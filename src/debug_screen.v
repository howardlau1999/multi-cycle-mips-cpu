==> flow/design.v <==
`timescale 1ns / 1ps
module debug_screen # (
    parameter CHAR_WIDTH = 8,
    parameter CHAR_HEIGHT = 8,
    parameter SCREEN_WIDTH = 640,
    parameter SCREEN_HEIGHT = 480,
    parameter CHARS_PER_ROW = SCREEN_WIDTH / CHAR_WIDTH,
    parameter CHARS_PER_COL = SCREEN_HEIGHT / CHAR_HEIGHT
)
(
    input wire clk,
    input wire [31:0] pc,
    input wire [31:0] reg_data, ram_data,
    input wire [31:0] inst, rs, rt, rd, imm, shamt, funct, alurslt,
    output wire [4:0] reg_addr,
    output wire [31:0] ram_addr,
    output reg bg_wrt,
    output reg [12:0] bam_addr,
    output reg [7:0] bam_write_data
);
reg [6:0] char_x = 0;
reg [5:0] char_y = 0;
reg [6:0] next_char_x = 0;
reg [5:0] next_char_y = 0;
reg [31:0] hex_data;
reg [7:0] hex_char[7:0];
integer i, hex;
always @ (posedge clk) begin
    char_x <= next_char_x;
    char_y <= next_char_y;
end
assign reg_addr = char_y >= 1 && char_y < 33 ? char_y - 1 : 0; 
assign ram_addr = char_y >= 1 && char_y < 10 ? (char_y - 1) * 4 : 0;
always @ * begin
    bam_write_data = 0;
    next_char_y = char_y;
    hex_data = 0;
    bam_addr = 0;
    bg_wrt = 0;
    if (char_x >= 13) begin
        if (char_x < 21 && (char_y <= 41 && char_y != 33)) begin
            if (char_y == 0) hex_data = pc;
            else if (char_y >= 1 && char_y < 33) hex_data = reg_data;
            else if (char_y == 34) hex_data = inst;
            else if (char_y == 35) hex_data = rs;
            else if (char_y == 36) hex_data = rt;
            else if (char_y == 37) hex_data = rd;
            else if (char_y == 38) hex_data = imm;
            else if (char_y == 39) hex_data = shamt;
            else if (char_y == 40) hex_data = funct;
            else if (char_y == 41) hex_data = alurslt;
            bg_wrt = 1;
            bam_write_data = hex_char[char_x - 13];
            bam_addr = char_x + char_y * CHARS_PER_ROW;
        end 
        else if (char_x >= 27 && char_x < 35 && char_y >= 1 && char_y < 10) begin
            bg_wrt = 1;
            bam_write_data = hex_char[char_x - 27];
            bam_addr = char_x + char_y * CHARS_PER_ROW;
            hex_data = ram_data;
        end
    end 
    if (char_x == CHARS_PER_ROW - 1) begin
        if (char_y == CHARS_PER_COL - 1) begin
            next_char_y = 0;
        end else begin 
            next_char_y = char_y + 1;
        end
        next_char_x = 0;
    end else begin 
        next_char_x = char_x + 1;
    end
    for (i = 0; i < 8; i = i + 1) begin
        hex = (hex_data >> ((7 - i) * 4) & 4'hF);
        hex_char[i] = hex < 10 ? 8'b00010000 + hex : 8'b00100001 + hex - 10 ;
    end
end
endmodule
### Tool chain data of debug_screen

The steps from the RTL of debug_screen to its reports follow in flow order.
Line numbers count from 1 in the design file above.
Operators: Yosys type, input widths -> output width; for muxes data width and select width s.
Cell names lack the library's common part.
Not given: n/a

| set-up | value |
|---|---|
| top | debug_screen |
| clock port | clk |
| library | sky130hd |
| corner | tt_025C_1v80 |

### After elaboration

Source: Yosys, flattened and elaborated. Widths are those after wreduce; folded enables and synchronous resets count as part of the registers. Registers that Yosys merges into a memory's read port (data or address) are not register bits. Print and check cells do not count. Equal cells are merged and count once.

| bit counts | value |
|---|---|
| input bits | 353 |
| flip-flop bits (word level) | 13 |
| output and inout port bits | 59 |

| operators by class | value |
|---|---|
| add/subtract/negate cells | 30 |
| eq/ne operators | 25 |
| magnitude comparators | 16 |
| multiplexer cells | 34 |
| multipliers | 1 |
| reductions and logical operators | 10 |

Operators by type and width:

| kind | number |
|---|---|
| $mux 32 | 14 |
| $pmux 8 s8 | 2 |
| $mux 8 | 11 |
| $sub 7x4->8 const B | 8 |
| $add 6x4->7 const A | 8 |
| $eq 6x6->1 const B | 9 |
| $add 5x4->6 const A | 8 |
| $mux 13 | 3 |
| $lt 4x4->1 const B | 8 |
| $mul 6x3->9 const B | 1 |
| $eq 3x3->1 const B | 8 |
| $add 7x13->13 | 1 |
| $eq 3x2->1 const B | 4 |
| $logic_and 1x1->1 | 7 |
| $sub 6x1->7 const B | 1 |
| $add 7x1->7 const B | 1 |
| $ge 7x4->1 const B | 1 |
| $ge 7x5->1 const B | 1 |
| $lt 7x5->1 const B | 1 |
| $lt 7x6->1 const B | 1 |
| $eq 7x7->1 const B | 1 |
| $eq 3x1->1 const B | 2 |
| $logic_not 3->1 | 2 |
| $add 6x1->6 const B | 1 |
| $ge 6x1->1 const B | 1 |
| $lt 6x4->1 const B | 1 |
| $le 6x6->1 const B | 1 |
| $lt 6x6->1 const B | 1 |

Not listed: further kinds 6, cells in them 8.

### Logic depth

Longest topological path by Yosys (ltp), each cell counted once; first at word level (registers and memories cut), then after technology mapping (sequential cells cut; the memories' decode and read muxes count).

| logic depth | value |
|---|---|
| depth after elaboration | 20 |
| ABC_AREA | 0 |
| mapped depth | 20 |
| mapped depth without buffers | 16 |

### Synthesis result

The flow's flattened synthesis, as Yosys stat reports it; memories are mapped. The netlist is that of the ABC_AREA named above (0 if unset); the other value can give another one.

| mapped netlist | value |
|---|---|
| cells in the netlist | 1044 |
| flip-flops | 13 |
| cell area after synthesis | 7109.3 um2 |
| buffer cells | 113 |

Cell types:

| cell | number | total area (um2) |
|---|---|---|
| ha_1 | 35 | 437.92 |
| nor2_1 | 101 | 379.114 |
| nand2_1 | 94 | 352.838 |
| nand3_1 | 62 | 310.298 |
| buf_4 | 37 | 277.766 |
| a21oi_1 | 55 | 275.264 |
| o21ai_0 | 54 | 270.259 |
| and3_1 | 35 | 218.96 |
| a221oi_1 | 23 | 201.443 |
| edfxtp_1 | 6 | 180.173 |
| buf_2 | 30 | 150.144 |
| nor3_1 | 29 | 145.139 |
| a32o_1 | 14 | 140.134 |
| dfxtp_1 | 7 | 140.134 |
| o221ai_1 | 16 | 140.134 |
| clkbuf_1 | 35 | 131.376 |
| a32oi_1 | 14 | 122.618 |
| a21o_1 | 15 | 112.608 |

Other cell types: 82; their cells: 382.

### Worst setup path after synthesis

Path of least setup slack by OpenSTA after synthesis, without wires, with an ideal clock, recovery checks aside; 20% of the period is set as input and as output delay. Where synthesis merged equal registers, the netlist keeps one of their names.

| path after synthesis | value |
|---|---|
| path kind | input port to output port |
| start point | input rs[21] |
| end point | output bam_write_data[2] |
| path buffers | 0 |
| driving pins on the path | 12 |
| clock period | 8.24 ns |
| delay of the path | 2.229 ns |
| time at the first pin | 1.648 ns |
| arrival time | 3.877 ns |
| setup slack | 2.715 ns |
| synthesis period reached | 5.525 ns |

"delay of the path" = arrival - input delay + setup time.
A path that ends at an output port has no setup time.
"driving pins on the path": output pins that drive a net of the path, with the launching flip-flop's if there is one; two outputs of one cell count as two.
"synthesis period reached" = period - worst setup slack (recovery checks aside). The figure is calculated, with input and output delays left at 20% of the set period.
The rows between start and end are the longest chain of elaborated cells between them; the timing report does not say that the signal goes this way. Where chains are equally long, one stands for them.
A line is the first line of the expression or statement that the cell stems from. Yosys adds cells for indexed reads and writes and turns some case tables into memories.

| on the way, after synthesis | value |
|---|---|
| cells stage by stage | or3b_1 -> a211o_1 -> a32oi_1 -> o2111a_1 -> nor2_1 -> nand2_1 -> ha_1 -> nand2_1 -> mux2_2 -> a31oi_1 -> o211ai_1 -> a32o_1 |
| length of the longest elaborated chain | 13 |

RTL lines, path after synthesis:

| item | RTL line | RTL |
|---|---|---|
| from (decl) | 14 | `input wire [31:0] inst, rs, rt, rd, imm, shamt, funct, alurslt,` |
| $mux 32 | 45 | `else if (char_y == 35) hex_data = rs;` |
| $mux 32 | 44 | `else if (char_y == 34) hex_data = inst;` |
| $mux 32 | 43 | `else if (char_y >= 1 && char_y < 33) hex_data = reg_data;` |
| $mux 32 | 42 | `if (char_y == 0) hex_data = pc;` |
| $mux 32 | 41 | `if (char_x < 21 && (char_y <= 41 && char_y != 33)) begin` |
| $mux 32 | 40 | `if (char_x >= 13) begin` |
| $add 6x4->7 | 75 | `hex_char[i] = hex < 10 ? 8'b00010000 + hex : 8'b00100001 + hex - 10 ;` |
| $sub 7x4->8 | 75 |  |
| $mux 8 | 75 |  |
| $pmux 8 s8 | 58 | `bam_write_data = hex_char[char_x - 27];` |
| $mux 8 | 56 | `else if (char_x >= 27 && char_x < 35 && char_y >= 1 && char_y < 10) begin` |
| $mux 8 | 41 |  |
| $mux 8 | 40 |  |
| to (decl) | 19 | `output reg [7:0] bam_write_data` |

Data sheet: physical implementation of debug_screen

Below are 2 stored runs of the flow (Yosys, OpenROAD; platform sky130hd) on debug_screen, each with its settings, unordered. Constraints: input delay and output delay 20% of the set period each, output load 0.01 pF.

#### Run 1

| setting | value |
|---|---|
| period_ns | `8.69` |
| CORE_UTILIZATION | `55` |
| SETUP_SLACK_MARGIN | `1.43` |
| PLACE_DENSITY_LB_ADDON | `0.2` |
| GPL_ROUTABILITY_DRIVEN | `0` |
| CTS_CLUSTER_DIAMETER | `318` |
| CAP_MARGIN | `0` |
| CORE_MARGIN | `2` |
| SLEW_MARGIN | `20` |

Stopped before the end: placement reported FLW-0024.

#### Run 2

| setting | value |
|---|---|
| period_ns | `6.42` |
| CORE_UTILIZATION | `65` |
| SETUP_SLACK_MARGIN | `-0.31` |
| PLACE_DENSITY_LB_ADDON | `0.01` |
| CORE_ASPECT_RATIO | `1.41` |
| CELL_PAD_IN_SITES_DETAIL_PLACEMENT | `0` |
| GPL_TIMING_DRIVEN | `0` |
| GPL_ROUTABILITY_DRIVEN | `0` |
| SLEW_MARGIN | `25` |
| CAP_MARGIN | `20` |
| CORE_MARGIN | `2` |

Stopped before the end: placement reported PPL-0024.
